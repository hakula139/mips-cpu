==> flow/design.v <==
`timescale 1ns / 1ps
module cache_controller #(
  parameter TAG_WIDTH    = 26,
  parameter SET_WIDTH    = 2,
  parameter OFFSET_WIDTH = 4
) (
  input                           clk_i,
  input                           rst_i,
  input                           en_i,
  input                           write_en_i,
  input                           hit_i,
  input                           dirty_i,
  input        [TAG_WIDTH-1:0]    tag_line_i,
  input        [31:0]             addr_i,
  output logic [6:0]              control_o,
  output logic [31:0]             mem_addr_o,
  output logic [OFFSET_WIDTH-3:0] offset_line_o,
  output logic [2-1:0] state_o
);
  localparam LINE_SIZE  = 2**(4 - 2);
  localparam WAIT_TIME  = LINE_SIZE;
  logic [TAG_WIDTH-1:0]    tag;
  logic [SET_WIDTH-1:0]    index;
  logic [OFFSET_WIDTH-3:0] offset;
  assign tag = addr_i[31:32-TAG_WIDTH];
  assign index = addr_i[31-TAG_WIDTH:OFFSET_WIDTH];
  assign offset = addr_i[OFFSET_WIDTH-1:2];
  logic [31:0]             wait_time;
  logic                    wait_rst;
  counter              u_counter (
    .clk_i,
    .rst_i(rst_i | wait_rst),
    .en_i,
    .time_o(wait_time)
  );
  cache_controller_fsm u_cache_controller_fsm (
    .clk_i,
    .rst_i,
    .en_i,
    .write_en_i,
    .time_i(wait_time),
    .hit_i,
    .dirty_i,
    .state_o
  );
  assign offset_line_o = (wait_time < LINE_SIZE) ? wait_time : LINE_SIZE - 1;
  always_comb begin
    if (en_i) begin
      case (state_o)
        2'b01, 2'b11: begin
          wait_rst = wait_time == WAIT_TIME - 1;
          mem_addr_o = {tag_line_i, index, offset_line_o, 2'b00};
          control_o = 7'b0110001;
        end
        2'b10: begin
          wait_rst = wait_time == WAIT_TIME - 1;
          mem_addr_o = {tag, index, offset_line_o, 2'b00};
          control_o = wait_rst ? 7'b1110100 : 7'b1100100;
        end
        default: begin
          wait_rst = ~hit_i | (~write_en_i & dirty_i);
          mem_addr_o = {tag, index, offset_line_o, 2'b00};
          control_o = hit_i ? {write_en_i, 1'b0, write_en_i, write_en_i, 3'b110} : 7'b0000110;
        end
      endcase
    end else begin
      wait_rst = '0;
      mem_addr_o = '0;
      control_o = '0;
    end
  end
endmodule : cache_controller
module cache_controller_fsm #(
  parameter LINE_SIZE  = 2**(4 - 2)
) (
  input                           clk_i,
  input                           rst_i,
  input                           en_i,
  input                           write_en_i,
  input        [31:0]             time_i,
  input                           hit_i,
  input                           dirty_i,
  output logic [2-1:0] state_o
);
  localparam WAIT_TIME = LINE_SIZE;
  always_ff @(posedge clk_i) begin
    if (rst_i) begin
      state_o <= 2'b00;
    end else if (en_i) begin
      case (state_o)
        2'b01: if (time_i == WAIT_TIME - 1) state_o <= 2'b10;
        2'b10, 2'b11: if (time_i == WAIT_TIME - 1) state_o <= 2'b00;
        default: begin
          if (~hit_i) state_o <= dirty_i ? 2'b01 : 2'b10;
          if (~write_en_i & dirty_i) state_o <= 2'b11;
        end
      endcase
    end
  end
endmodule : cache_controller_fsm
module counter #(
  parameter LINE_SIZE  = 2**(4 - 2)
) (
  input               clk_i,
  input               rst_i,
  input               en_i,
  output logic [31:0] time_o
);
  always_ff @(posedge clk_i) begin
    if (rst_i) time_o <= '0;
    else if (en_i) time_o <= time_o + 1;
  end
endmodule : counter
# From RTL to reports: cache_controller
# The steps from the RTL of cache_controller to its reports follow in flow order.
# Line numbers count from 1 in the design file above.
# Operators: Yosys type, input widths -> output width; for muxes data width and select width s.
# Not given: n/a
# setup
design	cache_controller
clock_port	clk_i
lib	sky130hd
lib_corner	tt_025C_1v80

# Elaborated design
# Counts by Yosys on the flattened word-level netlist (proc, flatten, opt, wreduce; memories kept). Register bits leave out memories and registers merged into their read ports (data or address). Print and check cells are left out. Cells with the same type and inputs are merged into one.
# word_totals
word_cells	35
output_inout_bits	43
input_bits	64
regBits	34
# classes
compare	1
reduce_logical	4
equal	7
add_sub_neg	1
n_mux	15
logic	5
# op_table
cell	count
$mux 32	2
$add 32x1->32 const B	1
$eq 32x2->1 const B	1
$lt 32x3->1 const B	1
$pmux 7 s2	1
$mux 7	2
$mux 2	6
$mux 5	1
$ne 2x1->1 const B	2
$eq 2x2->1 const B	2
$reduce_or 2->1	2
$ne 4x1->1 const B	1
$reduce_and 4->1	1
$pmux 2 s2	1
$reduce_or 3->1	1
$or 1x1->1	2
$not 1->1	2
$eq 2x1->1 const B	1
$mux 1	2
$and 1x1->1	1

# Logic depth
# Longest topological path by Yosys (ltp), each cell counted once; first at word level (registers and memories cut), then after technology mapping (sequential cells cut; the memories' decode and read muxes count).
# depth
depth_word	6
abc_area	1
depth_mapped	11

# Netlist
# Yosys stat after the flow's synthesis: flattened, memories mapped to cells. It holds for the ABC_AREA given above (unset counts as 0); a run with the other value may have another netlist.
# by_type
cell_type	count	type_area_um2
sky130_fd_sc_hd__dfxtp_1	34	680.653
sky130_fd_sc_hd__nand2_1	101	379.114
sky130_fd_sc_hd__nor2_1	83	311.549
sky130_fd_sc_hd__a22o_1	26	227.718
sky130_fd_sc_hd__inv_1	33	123.869
sky130_fd_sc_hd__nand3_1	18	90.086
sky130_fd_sc_hd__xnor2_1	10	87.584
sky130_fd_sc_hd__a21oi_1	11	55.053
sky130_fd_sc_hd__xor2_1	6	52.55
sky130_fd_sc_hd__nor2_2	7	43.792
sky130_fd_sc_hd__nor3_1	8	40.038
sky130_fd_sc_hd__buf_4	5	37.536
sky130_fd_sc_hd__nand4_1	5	31.28
sky130_fd_sc_hd__nor2_4	2	22.522
sky130_fd_sc_hd__nor3_2	2	20.019
sky130_fd_sc_hd__buf_2	3	15.014
sky130_fd_sc_hd__nand3b_1	2	15.014
sky130_fd_sc_hd__o21ai_0	3	15.014
# Not listed: further types 14, cells in them 17.
# mapped
seqArea_um2	680.7
area_um2	2358.5
cell_count	376
ffs	34
n_buf	12

# Timing after synthesis
# OpenSTA on the mapped netlist: ideal clock, no wires. The path of least setup slack (recovery checks aside). Input and output delay are each 20% of the period. Register names are those of the netlist, which keeps one name where synthesis merged equal registers.
# synth_timing
path_kind	input to output
from	in en_i
to	out mem_addr_o[22]
stages	5
tclk_ns	3.27
setup_slack_ns	1.155
arrival_time_ns	1.461
path_buffers	2
t_first_pin_ns	0.654
path_delay_ns	0.807
output_delay_ns	0.654
synth_period_reached_ns	2.115
# "path_delay_ns" = arrival - input delay + setup time.
# At an output port there is no setup time.
# "stages" counts driving pins, that of a launching flip-flop among them; a cell with two outputs on the path counts twice.
# "synth_period_reached_ns" is the clock period less the worst setup slack; recovery checks do not enter. This is arithmetic on one report: input and output delays are still those of the set period (20% each).
# Between the ends stands the longest chain of elaborated cells between them, by number of cells; it is not shown to be the way that was timed. Of several equally long chains one is given.
# A line is the first line of the expression or statement that the cell stems from. Yosys adds cells for indexed reads and writes and turns some case tables into memories.
# synth_between
path_cell_list	sky130_fd_sc_hd__inv_2 sky130_fd_sc_hd__buf_6 sky130_fd_sc_hd__nor2_2 sky130_fd_sc_hd__buf_2 sky130_fd_sc_hd__a22o_1
elab_chain_len	1
cells_between	1
cone_lines	1
cone_classes	mux (1)
# synth_rtl
item	line	rtl
start: declaration	9	input                           en_i,
$mux 32	48	if (en_i) begin
end: declaration	16	output logic [31:0]             mem_addr_o,
# Some nets on the timed path still bear RTL names; the line given drives or declares the net.
# synth_nets
net	line
control_o[2]	48

# Worst path after layout
# Path of least setup slack in the final report of job 1 (OpenROAD, finished layout, wires in). Where an end is a register, its clock arrival counts in the times.
# layout_timing
path_kind	input to output
from	in en_i
to	out mem_addr_o[23]
tclk_ns	3.06
stages	6
setup_slack_ns	0.12
t_first_pin_ns	0.61
path_buffers	3
output_delay_ns	0.61
arrival_time_ns	2.33
# Between the ends stands the longest chain of elaborated cells between them, by number of cells; it is not shown to be the way that was timed. Of several equally long chains one is given.
# layout_between
path_cell_list	sky130_fd_sc_hd__clkdlybuf4s50_1 sky130_fd_sc_hd__inv_2 sky130_fd_sc_hd__nor2_2 sky130_fd_sc_hd__buf_4 sky130_fd_sc_hd__a22o_1 sky130_fd_sc_hd__clkdlybuf4s50_1
elab_chain_len	1
cells_between	1
cone_lines	1
cone_classes	mux (1)
# layout_rtl
item	line	rtl
start: declaration	9	input                           en_i,
$mux 32	48	if (en_i) begin
end: declaration	16	output logic [31:0]             mem_addr_o,

# Stored flow runs of cache_controller (2 of them; Yosys, OpenROAD, sky130hd). They differ in their settings and are not a sequence. Constraints: input delay and output delay 20% of the set period each, output load 0.01 pF.
# "period_reached_ns" is the run's clock period less its worst setup slack. It is reckoned from that one timing run; input and output delays stay at 20% of the period that was set.
# "worst_path_allowed_less_slack_ns" is the time allowed to the run's worst setup path (the clock period less input and output delay, where it has them) less its slack. Clock arrival times count: a late capture clock shortens it, a late launch clock lengthens it.
# "fin_power_mw": no workload was simulated; the value follows from the tool's default switching activity.
# A setting shown as -- is not set for that run.
stored run	period_ns	CORE_UTILIZATION	PLACE_DENSITY	CORE_ASPECT_RATIO	ABC_AREA	GPL_ROUTABILITY_DRIVEN	CTS_CLUSTER_DIAMETER	CAP_MARGIN	CORE_MARGIN	SLEW_MARGIN	PLACE_DENSITY_LB_ADDON	CELL_PAD_IN_SITES_DETAIL_PLACEMENT	MAX_ROUTING_LAYER	post_synth_area_um2	design.die.area_um2	final_cell_area_um2	fin_util_pct	ws_setup_ns	setup_tns_ns	holdWs_ns	fin_power_mw	period_reached_ns	worst_path_allowed_less_slack_ns	path_kind
job 1	3.06	53	0.82	1.42	1	1	353	20	2	20	--	--	--	2358.5	5007.7	3529.6	83.3	0.122	0.000	0.502	1.162	2.938	1.71	input to output
job 2	2.19	23	--	--	0	1	--	20	3	20	0.1	0	met4	2381.0	11609.0	4225.3	42.6	-0.184	-0.729	0.572	1.621	2.374	1.94	register to output
